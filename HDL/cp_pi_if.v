==> flow/design.v <==
module cp_pi_if(
    input CLK,  
    input RTC_CS_n,
    input IORD_n,
    input IOWR_n,
    input [1:0] CP_A,
    input PI_REQ,
    input PI_WR,
    input [1:0] PI_A,
    output reg PI_ACK,
    inout [7:0] D,
    output reg LE_OUT = 1'b0,
    output reg OE_IN_n = 1'b1,
    output OE_OUT_n,
    inout [7:0] PI_D,
    output INT6_n,
    output reg PI_IRQ,
    output [15:0] RAM_A,
    output reg RAM_OE_n = 1'b1,
    output reg RAM_WE_n = 1'b1
    );
localparam [1:0] REG_SRAM = 2'd0;
localparam [1:0] REG_IRQ = 2'd1;
localparam [1:0] REG_A_LO = 2'd2;
localparam [1:0] REG_A_HI = 2'd3;
localparam [2:0] STATE_IDLE = 3'd0;
localparam [2:0] STATE_SWAP_ADDRESSES = 3'd1;
localparam [2:0] STATE_ADDRESS_STABLE = 3'd2;
localparam [2:0] STATE_LATCH_OPEN = 3'd3;
localparam [2:0] STATE_LATCH_CLOSED = 3'd4;
reg [2:0] state;
wire cp_rd = !RTC_CS_n && !IORD_n;
wire cp_wr = !RTC_CS_n && !IOWR_n;
wire cp_req = cp_rd || cp_wr;
reg cp_req_sync;
reg cp_ack;
reg pi_req_sync;
always @(posedge CLK) begin
    cp_req_sync <= cp_req;
    pi_req_sync <= PI_REQ;
end
reg cp_irq;
assign INT6_n = cp_irq ? 1'b0 : 1'bz;
assign OE_OUT_n = !cp_rd;
reg [1:0] access_reg;
reg write_access;
reg cp_access;
reg drive_data_from_pi;
wire drive_irq = state != STATE_IDLE && access_reg == REG_IRQ && !write_access;
assign D = drive_data_from_pi ? PI_D : (drive_irq ? {7'd0, cp_access ? cp_irq : PI_IRQ} : 8'bz);
reg [7:0] pi_data;
assign PI_D = PI_REQ && !PI_WR ? pi_data : 8'bz;
reg [15:0] front_address;
reg [15:0] back_address;
assign RAM_A = front_address;
always @(posedge CLK) begin
    case (state)
        STATE_IDLE: begin
            if (cp_req_sync && !cp_ack) begin
                state <= !cp_access ? STATE_SWAP_ADDRESSES : STATE_ADDRESS_STABLE;
                access_reg <= CP_A;
                write_access <= !IOWR_n;
                cp_access <= 1'b1;
                if (!IOWR_n) begin
                    OE_IN_n <= 1'b0;
                end else begin
                    if (CP_A == REG_SRAM)
                        RAM_OE_n <= 1'b0;
                end
            end else if (pi_req_sync && !PI_ACK) begin
                state <= cp_access ? STATE_SWAP_ADDRESSES : STATE_ADDRESS_STABLE;
                access_reg <= PI_A;
                write_access <= PI_WR;
                cp_access <= 1'b0;
                if (PI_WR) begin
                    drive_data_from_pi <= 1'b1;
                end else begin
                    if (PI_A == REG_SRAM)
                        RAM_OE_n <= 1'b0;
                end
            end
        end
        STATE_SWAP_ADDRESSES: begin
            front_address <= back_address;
            back_address <= front_address;
            state <= STATE_ADDRESS_STABLE;
        end
        STATE_ADDRESS_STABLE: begin
            if (write_access) begin
                if (access_reg == REG_SRAM)
                    RAM_WE_n <= 1'b0;
            end else begin
                if (cp_access)
                    LE_OUT <= 1'b1;
            end
            state <= STATE_LATCH_OPEN;
        end
        STATE_LATCH_OPEN: begin
            LE_OUT <= 1'b0;
            RAM_WE_n <= 1'b1;
            if (write_access) begin
                case (access_reg)
                    REG_IRQ: begin
                        if (D[7])
                            {PI_IRQ, cp_irq} <= {PI_IRQ, cp_irq} | D[1:0];
                        else
                            {PI_IRQ, cp_irq} <= {PI_IRQ, cp_irq} & ~D[1:0];
                    end
                    REG_A_LO: front_address[7:0] <= D;
                    REG_A_HI: front_address[15:8] <= D;
                endcase
            end else begin
                if (!cp_access)
                    pi_data <= D;
            end
            state <= STATE_LATCH_CLOSED;
        end
        STATE_LATCH_CLOSED: begin
            OE_IN_n <= 1'b1;
            RAM_OE_n <= 1'b1;
            drive_data_from_pi <= 1'b0;
            if (access_reg == REG_SRAM)
                front_address <= front_address + 16'd1;
            if (cp_access)
                cp_ack <= 1'b1;
            else
                PI_ACK <= 1'b1;
            state <= STATE_IDLE;
        end
    endcase
    if (!cp_req_sync)
        cp_ack <= 1'b0;
    if (!pi_req_sync)
        PI_ACK <= 1'b0;
end
endmodule
==> Reports on cp_pi_if <==
Tool output for the design above, in the order of the flow.
Lines are those of the file above, counted from 1.
Operators carry their Yosys type and port widths (W data, S select, Z words).
{ "inputs": {"design": "cp_pi_if", "clock": "CLK", "lib": "sky130hd", "corner": "tt_025C_1v80"} }

==> Elaborated design <==
Counts by Yosys on the flattened word-level netlist (proc, flatten, opt, wreduce; memories kept). Register bits leave out memories and registers merged into their read ports (data or address). Print and check cells are left out. Cells with the same type and inputs are merged into one.
{ "bits": {"input_bits": 10, "out_inout_bits": 40, "regBits": 58} }
{ "classes": {"n_reduce_logical": 39, "mux": 45, "addsub": 1, "equal": 25, "bitwise": 5} }
{ "ops": {"columns": ["op", "count"], "rows": [
  ["$mux W8", 9],
  ["$pmux W8 S3", 2],
  ["$ne A2 B2 Y1 const B", 13],
  ["$mux W1", 22],
  ["$add A16 B1 Y16 const B", 1],
  ["$ne A3 B3 Y1 const B", 5],
  ["$reduce_and A3 Y1", 5],
  ["$pmux W3 S5", 1],
  ["$reduce_and A4 Y1", 3],
  ["$pmux W1 S2", 5],
  ["$logic_not A1 Y1", 8],
  ["$reduce_and A2 Y1", 4],
  ["$mux W2", 4],
  ["$logic_and A1 B1 Y1", 7],
  ["$logic_not A2 Y1", 3],
  ["$reduce_bool A2 Y1", 3],
  ["$eq A3 B2 Y1 const B", 2],
  ["$reduce_bool A3 Y1", 2],
  ["$reduce_and A6 Y1", 1],
  ["$mux W3", 2],
  ["$reduce_bool A5 Y1", 1],
  ["$eq A2 B2 Y1 const B", 2],
  ["$eq A3 B1 Y1 const B", 1],
  ["$eq A3 B3 Y1 const B", 1],
  ["$logic_not A3 Y1", 1],
  ["$not A1 Y1", 2],
  ["$eq A2 B1 Y1 const B", 1],
  ["$and A2 B2 Y2", 1]
]} }
Not listed: further kinds 3, cells in them 3.

==> Depth <==
Yosys ltp: most cells in a row. Word level: on the elaborated netlist, between registers, memories and ports. Mapped: between sequential cells and ports; inverters and the memories' decode and read muxes count.
{ "depth": {"word_depth": 8, "ABC_AREA": 0, "depth_mapped": 7} }

==> Mapped cells and area <==
Yosys stat after the flow's synthesis: flattened, memories mapped to cells. It holds for the ABC_AREA given above (unset counts as 0); a run with the other value may have another netlist.
{ "by_type": {"columns": ["cell", "count", "area_total_um2"], "rows": [
  ["sky130_fd_sc_hd__edfxtp_1", 54, 1.62E+03],
  ["sky130_fd_sc_hd__nand2_1", 23, 86.333],
  ["sky130_fd_sc_hd__dfxtp_1", 4, 80.077],
  ["sky130_fd_sc_hd__xor2_1", 9, 78.826],
  ["sky130_fd_sc_hd__nor2_1", 18, 67.565],
  ["sky130_fd_sc_hd__o211ai_1", 9, 67.565],
  ["sky130_fd_sc_hd__xnor2_1", 6, 52.55],
  ["sky130_fd_sc_hd__a21oi_1", 8, 40.038],
  ["sky130_fd_sc_hd__and2_1", 6, 37.536],
  ["sky130_fd_sc_hd__inv_1", 9, 33.782],
  ["sky130_fd_sc_hd__a221o_1", 3, 30.029],
  ["sky130_fd_sc_hd__nand3_1", 6, 30.029],
  ["sky130_fd_sc_hd__mux2_2", 2, 22.522],
  ["sky130_fd_sc_hd__buf_2", 4, 20.019],
  ["sky130_fd_sc_hd__nor3_1", 4, 20.019],
  ["sky130_fd_sc_hd__nand2b_1", 3, 18.768],
  ["sky130_fd_sc_hd__nor2b_1", 3, 18.768],
  ["sky130_fd_sc_hd__o41ai_2", 1, 16.266]
]} }
Not listed: further types 30, cells in them 37.
{ "mapped": {"buffers": 7, "cell_count": 209, "ffs": 58, "synth_area_um2": 2625.0} }

==> Path before layout <==
OpenSTA on the mapped netlist: ideal clock, no wires. The path of least setup slack (recovery checks aside). Input and output delay are each 20% of the period. Register names are those of the netlist, which keeps one name where synthesis merged equal registers.
{ "synth_timing": {"path_kind": "register to register", "startpoint": "register state[2]", "endpoint": "register back_address[0]", "required_time_ps": 2080, "slack_ps": 692, "driving_pins": 3, "n_path_buf": 0, "path_delay_ps": 1777, "arrival_ps": 1387, "launch_ps": 0, "tclk_ps": 2470, "period_less_setup_slack_ps": 1778} }
"path_delay_ps" is the arrival time less input delay plus setup time.
"driving_pins" counts driving pins, that of a launching flip-flop among them; a cell with two outputs on the path counts twice.
"period_less_setup_slack_ps" = period - worst setup slack (recovery checks aside). The figure is calculated, with input and output delays left at 20% of the set period.
The rows between start and end are the longest chain of elaborated cells between them; the timing report does not say that the signal goes this way. Where chains are equally long, one stands for them.
A line is the first line of the expression or statement that the cell stems from. Yosys adds cells for indexed reads and writes and turns some case tables into memories.
At most two assigning lines are given for a register; there are more.
{ "synth_via": {"path_cell_list": "sky130_fd_sc_hd__edfxtp_1 -> sky130_fd_sc_hd__and2b_2 -> sky130_fd_sc_hd__nor2b_1", "elab_chain_cells": 1} }
{ "synth_rtl": {"columns": ["element", "line_no", "source"], "rows": [
  ["start, declared", 31, "reg [2:0] state;"],
  ["start, assigned", 60, "state <= !cp_access ? STATE_SWAP_ADDRESSES : STATE_ADDRESS_STABLE;"],
  ["start, assigned", 71, "state <= cp_access ? STATE_SWAP_ADDRESSES : STATE_ADDRESS_STABLE;"],
  ["$eq A3 B1 Y1", 57, "case (state)"],
  ["end, assigned", 85, "back_address <= front_address;"],
  ["end, declared", 54, "reg [15:0] back_address;"]
]} }

==> Timing after layout <==
Path of least setup slack in the final report of job 1 (OpenROAD, finished layout, wires in). Where an end is a register, its clock arrival counts in the times.
The path's times are printed in steps of 10 ps; the period is the one set.
{ "layout_timing": {"path_kind": "input to output", "startpoint": "input RTC_CS_n", "endpoint": "output OE_OUT_n", "driving_pins": 3, "input_delay_ps": 450, "arrival_ps": 1660, "slack_ps": 150, "n_path_buf": 2, "required_time_ps": 1820, "tclk_ps": 2270, "launch_ps": 450, "output_delay_ps": 450} }
The rows between start and end are the longest chain of elaborated cells between them; the timing report does not say that the signal goes this way. Where chains are equally long, one stands for them.
{ "layout_via": {"path_cell_list": "sky130_fd_sc_hd__clkdlybuf4s50_1 -> sky130_fd_sc_hd__or2_2 -> sky130_fd_sc_hd__clkdlybuf4s50_1", "elab_chain_cells": 3} }
{ "layout_rtl": {"columns": ["element", "line_no", "source"], "rows": [
  ["start, declared", 3, "input RTC_CS_n,"],
  ["$logic_not A1 Y1", 32, "wire cp_rd = !RTC_CS_n && !IORD_n;"],
  ["$logic_and A1 B1 Y1", 32, null],
  ["$logic_not A1 Y1", 44, "assign OE_OUT_n = !cp_rd;"],
  ["end, declared", 14, "output OE_OUT_n,"]
]} }

==> results <==
Measured data: module cp_pi_if, platform sky130hd, 2 stored runs of the flow under differing settings, order arbitrary. Input and output delays are each 20% of the period that was set; the output load is 0.01 pF.
"critical setup path time" means the part of the period allowed to the worst setup path (the constraints hold back 20% at inputs and 20% at outputs) less its slack; where the path has registers, the arrival times of their clocks count too.
"critical setup path time" is known to 10 ps.

==> job 1: settings <==
{ "period_ns": 2.27, "CORE_UTILIZATION": 15, "SETUP_SLACK_MARGIN": -0.07, "PLACE_DENSITY": 0.8, "CELL_PAD_IN_SITES_DETAIL_PLACEMENT": 2, "TNS_END_PERCENT": 45, "ABC_AREA": 0, "GPL_ROUTABILITY_DRIVEN": 0, "CTS_CLUSTER_DIAMETER": 131, "CAP_MARGIN": 15, "MIN_ROUTING_LAYER": "met1", "MAX_ROUTING_LAYER": "met5", "CORE_MARGIN": 2, "SLEW_MARGIN": 20 }
==> job 1: results <==
chip area after synthesis (Yosys): 2,625.0 um^2
area of the die: 18,575.0 um^2
standard-cell area of the final layout: 3,512.1 um^2
setup slack of the critical path: 152 ps
final setup TNS: 0 ps
critical setup path time: 1,210 ps
critical path type: input to output

==> job 2: settings <==
{ "period_ns": 3.25, "CORE_UTILIZATION": 51, "SETUP_SLACK_MARGIN": 0.08, "PLACE_DENSITY": 0.7, "CORE_MARGIN": 8, "CELL_PAD_IN_SITES_DETAIL_PLACEMENT": 0, "ABC_AREA": 0, "CTS_CLUSTER_SIZE": 60, "CTS_CLUSTER_DIAMETER": 113, "SLEW_MARGIN": 25, "MAX_ROUTING_LAYER": "met5", "CAP_MARGIN": 20 }
==> job 2: results <==
chip area after synthesis (Yosys): 2,625.0 um^2
area of the die: 7,699.2 um^2
standard-cell area of the final layout: 3,176.8 um^2
setup slack of the critical path: 754 ps
final setup TNS: 0 ps
critical setup path time: 1,200 ps
critical path type: input to output
